==> flow/design.v <==
module alu(
	input clk,
	input rst,
	input cs,
	input flags_we,
	input a_we,
	input a_store,
	input a_restore,
	input tmp_we,
	input[4:0] op,
	input[7:0] bus,
	output[7:0] flags,
	output[7:0] out
);
reg carry;
wire flg_c;
wire flg_z;
wire flg_p;
wire flg_s;
reg[7:0] acc;
reg[7:0] flg;
reg[7:0] act;     
reg[7:0] tmp;     
localparam FLG_Z = 0;
localparam FLG_C = 1;
localparam FLG_P = 2;
localparam FLG_S = 3;
localparam OP_ADD = 5'b00000;
localparam OP_ADC = 5'b00001;
localparam OP_SUB = 5'b00010;
localparam OP_SBB = 5'b00011;
localparam OP_ANA = 5'b00100;
localparam OP_XRA = 5'b00101;
localparam OP_ORA = 5'b00110;
localparam OP_CMP = 5'b00111;
localparam OP_RLC = 5'b01000;
localparam OP_RRC = 5'b01001;
localparam OP_RAL = 5'b01010;
localparam OP_RAR = 5'b01011;
localparam OP_CMA = 5'b01101;
localparam OP_STC = 5'b01110;
localparam OP_CMC = 5'b01111;
localparam OP_INR = 5'b10000;
localparam OP_DCR = 5'b10001;
assign flg_c = (carry == 1'b1);
assign flg_z = (acc[7:0] == 8'b0);
assign flg_s = acc[7];
assign flg_p = ~^acc[7:0];
always @(posedge clk, posedge rst) begin
	if (rst) begin
		acc <= 8'b0;
		act <= 8'b0;
		tmp <= 8'b0;
		carry <= 1'b0;
	end else begin
		if (a_we) begin
			acc <= bus;
		end else if (a_restore) begin
			acc <= act;
		end else if (cs) begin
			case (op)
				OP_ADD: begin
					{carry, acc} <= acc + tmp;
				end
				OP_ADC: begin
					{carry, acc} <= acc + tmp + flg[FLG_C];
				end
				OP_SUB:	begin
					{carry, acc} <= acc - tmp;
				end
				OP_SBB:	begin
					{carry, acc} <= acc - tmp - flg[FLG_C];
				end
				OP_ANA: begin
					{carry, acc} <= acc & tmp;
				end
				OP_XRA: begin
					{carry, acc} <= acc ^ tmp;
				end
				OP_ORA: begin
					{carry, acc} <= acc | tmp;
				end
				OP_CMP: begin
					act <= acc - tmp;
				end
				OP_RLC: begin
					carry <= acc[7];
					acc <= acc << 1;
				end
				OP_RRC: begin
					carry <= acc[0];
					acc <= acc >> 1;
				end
				OP_RAL: begin
					carry <= acc[7];
					acc <= (acc << 1 | {7'b0, flg[FLG_C]});
				end
				OP_RAR: begin
					carry <= acc[0];
					acc <= (acc >> 1 | {flg[FLG_C], 7'b0});
				end
				OP_CMA: begin
					acc <= ~acc;
				end
				OP_STC: begin
					carry <= 1'b1;
				end
				OP_CMC: begin
					carry <= ~flg[FLG_C];
				end
				OP_INR: begin
					acc <= acc + 1;
				end
				OP_DCR: begin
					acc <= acc - 1;
				end
			endcase
		end
		if (a_store)
			act <= acc;
		if (tmp_we)
			tmp <= bus;
	end
end
always @(negedge clk, posedge rst) begin
	if (rst) begin
		flg <= 8'b0;
	end else if (flags_we) begin
		flg <= bus;
	end else begin
		if (cs) begin
			case (op)
				OP_ADD, OP_ADC, OP_SUB, OP_SBB, OP_ANA, OP_XRA, OP_ORA: begin
					flg[FLG_C] <= flg_c;
					flg[FLG_Z] <= flg_z;
					flg[FLG_S] <= flg_s;
					flg[FLG_P] <= flg_p;
				end
				OP_CMP: begin
					flg[FLG_Z] <= (act == 8'b0);
				end
				OP_INR, OP_DCR: begin
					flg[FLG_Z] <= flg_z;
					flg[FLG_S] <= flg_s;
					flg[FLG_P] <= flg_p;
				end
				OP_RLC, OP_RRC, OP_RAL, OP_RAR, OP_STC, OP_CMC: begin
					flg[FLG_C] <= flg_c;
				end
			endcase
		end
	end
end
assign flags = flg;
assign out = acc;
endmodule
### Reports on alu

The steps from the RTL of alu to its reports follow in flow order.
Lines are those of the file above, counted from 1.
Cell names lack the library's common part.
The mark - stands for no value.

* top module: alu
* clock: clk
* standard-cell library: sky130hd
* library corner: tt_025C_1v80

### Word level

Counts by Yosys on the flattened word-level netlist (proc, flatten, opt, wreduce; memories kept). Register bits leave out memories and registers merged into their read ports (data or address). Print and check cells are left out.

* input bits: 21
* bits in latches: 0
* bits in registers: 33
* clocked read ports x word width: 0
* memories kept: 0
* RAM bits: 0
* ROM bits: 0

* shift-type cells: 0
* div/mod/pow operators: 0
* $add $sub $neg: 7
* multiplexer cells: 22
* eq/ne operators: 18
* magnitude comparators: 0
* reductions and logical operators: 23
* bitwise logic cells: 9
* multipliers: 0

Operators by type and width (number)
* 8-bit case mux with 14-bit select: 1
* 8-bit 2-to-1 mux: 8
* 5-bit by 4-bit == test with 1-bit output (second input constant): 7
* 5-bit by 3-bit == test with 1-bit output (second input constant): 4
* 16-bit nonzero test: 1
* 8-bit logical NOT: 2
* 13-bit OR reduction: 1
* 11-bit nonzero test: 1
* 1-bit case mux with 11-bit select: 1
* 1-bit 2-to-1 mux: 11
* 2-bit nonzero test: 5
* 5-bit by 2-bit == test with 1-bit output (second input constant): 2
* 5-bit == test (second input constant): 2
* 8-bit by 8-bit adder with 9-bit output: 1
* 8-bit by 8-bit subtractor with 9-bit output: 1
* 9-bit by 1-bit adder with 9-bit output: 1
* 9-bit by 1-bit subtractor with 9-bit output: 1
* 9-bit OR reduction: 1
* 2-bit AND reduction: 4
* 4-bit AND reduction: 2
* 7-bit by 8-bit OR with 8-bit output: 1
* 8-bit by 1-bit adder with 8-bit output (second input constant): 1
* 8-bit by 1-bit subtractor with 8-bit output (second input constant): 1
* 8-bit by 1-bit OR with 8-bit output: 1
* 8-bit subtractor: 1
* 8-bit AND: 1
* 8-bit OR: 1
* 8-bit XOR: 1

Other operator kinds: 10; their cells: 14.

### Longest topological paths

Yosys ltp: most cells in a row. Word level: on the elaborated netlist, between registers, memories and ports. Mapped: between sequential cells and ports; inverters and the memories' decode and read muxes count.

* depth in word-level cells: 6
* ABC_AREA: 0
* depth in mapped cells: 13
* mapped depth without buffers: 12

### Mapped cells and area

The flow's flattened synthesis, as Yosys stat reports it; memories are mapped. The netlist is that of the ABC_AREA named above (0 if unset); the other value can give another one.
The area totals of this step are shown rounded.

* sequential part of the area: 826 µm²
* buffers: 33
* flip-flop cells: 33
* mapped cells: 509
* chip area (Yosys): 3990 µm²

Cells by type (number)
* dfrtp_1: 25
* ha_1: 33
* nand2_1: 54
* dfrtn_1: 8
* o21ai_0: 40
* xnor2_1: 19
* a21oi_1: 29
* mux2i_1: 14
* nor2_1: 35
* inv_1: 25
* xor2_1: 10
* o22ai_1: 12
* mux2_2: 6
* nand3_1: 13
* nor3_1: 12
* clkbuf_1: 15
* a31oi_1: 8
* a211oi_1: 6

Other cell types: 69; their cells: 145.

Flow measurements of alu on sky130hd: 2 stored runs with different settings, listed in no order. Input and output delays are each 20% of the period that was set; the output load is 0.01 pF.
By "total power of the final layout" is meant OpenSTA's value without simulated activity: inputs other than the clock are taken to toggle once in ten clock periods, and the tool carries that through the logic.
Results are given in rounded form.

### Job 1

==> flow/run.sh <==
#!/bin/bash
# the make line also repeats the synthesis and layout settings of config.mk as NAME=value (left out here)
make -C /OpenROAD-flow-scripts/flow DESIGN_CONFIG=/design/flow/config.mk WORK_HOME=/design/flow/orfs CLKGATE_MAP_FILE= finish
==> flow/config.mk <==
export PLATFORM = sky130hd
export DESIGN_NAME = alu
export DESIGN_NICKNAME = alu
export VERILOG_FILES = /design/flow/design.v
export SDC_FILE = /design/flow/constraint.sdc
export NUM_CORES = 4
export LEC_CHECK = 0
export ABC_AREA = 0
export CAP_MARGIN = 5
export CELL_PAD_IN_SITES_GLOBAL_PLACEMENT = 2
export CORE_MARGIN = 2
export CORE_UTILIZATION = 62
export CTS_CLUSTER_SIZE = 35
export GPL_ROUTABILITY_DRIVEN = 1
export SETUP_SLACK_MARGIN = 0.43
export SLEW_MARGIN = 20
==> flow/constraint.sdc <==
create_clock -name core_clock -period 4.13 [get_ports {clk}]
set_input_delay 0.8260 -clock core_clock [delete_from_list [all_inputs] [get_ports {clk}]]
set_output_delay 0.8260 -clock core_clock [all_outputs]
set_load 0.01 [all_outputs]

Outcome of job 1: no final report: placement broke off with GPL-0301

### Job 2

==> flow/run.sh <==
#!/bin/bash
# the make line also repeats the synthesis and layout settings of config.mk as NAME=value (left out here)
make -C /OpenROAD-flow-scripts/flow DESIGN_CONFIG=/design/flow/config.mk WORK_HOME=/design/flow/orfs CLKGATE_MAP_FILE= finish
==> flow/config.mk <==
export PLATFORM = sky130hd
export DESIGN_NAME = alu
export DESIGN_NICKNAME = alu
export VERILOG_FILES = /design/flow/design.v
export SDC_FILE = /design/flow/constraint.sdc
export NUM_CORES = 4
export LEC_CHECK = 0
export ABC_AREA = 0
export CAP_MARGIN = 20
export CELL_PAD_IN_SITES_DETAIL_PLACEMENT = 0
export CORE_ASPECT_RATIO = 0.89
export CORE_MARGIN = 2
export CORE_UTILIZATION = 22
export CTS_CLUSTER_DIAMETER = 171
export GPL_TIMING_DRIVEN = 1
export MAX_ROUTING_LAYER = met4
export SETUP_SLACK_MARGIN = 1.13
export SLEW_MARGIN = 20
==> flow/constraint.sdc <==
create_clock -name core_clock -period 6.52 [get_ports {clk}]
set_input_delay 1.3040 -clock core_clock [delete_from_list [all_inputs] [get_ports {clk}]]
set_output_delay 1.3040 -clock core_clock [all_outputs]
set_load 0.01 [all_outputs]

Results of job 2:
- Synthesis area: 3,990 µm²
- Area of the die: 19,200 µm²
- Standard-cell area after layout: 5,080 µm²
- Utilization after layout: 0.286
- Worst setup slack after layout: 1,030 ps
- Total negative slack on setup checks: 0 ps
- Smallest hold slack: 462 ps
- Total power of the final layout: 1.17 mW
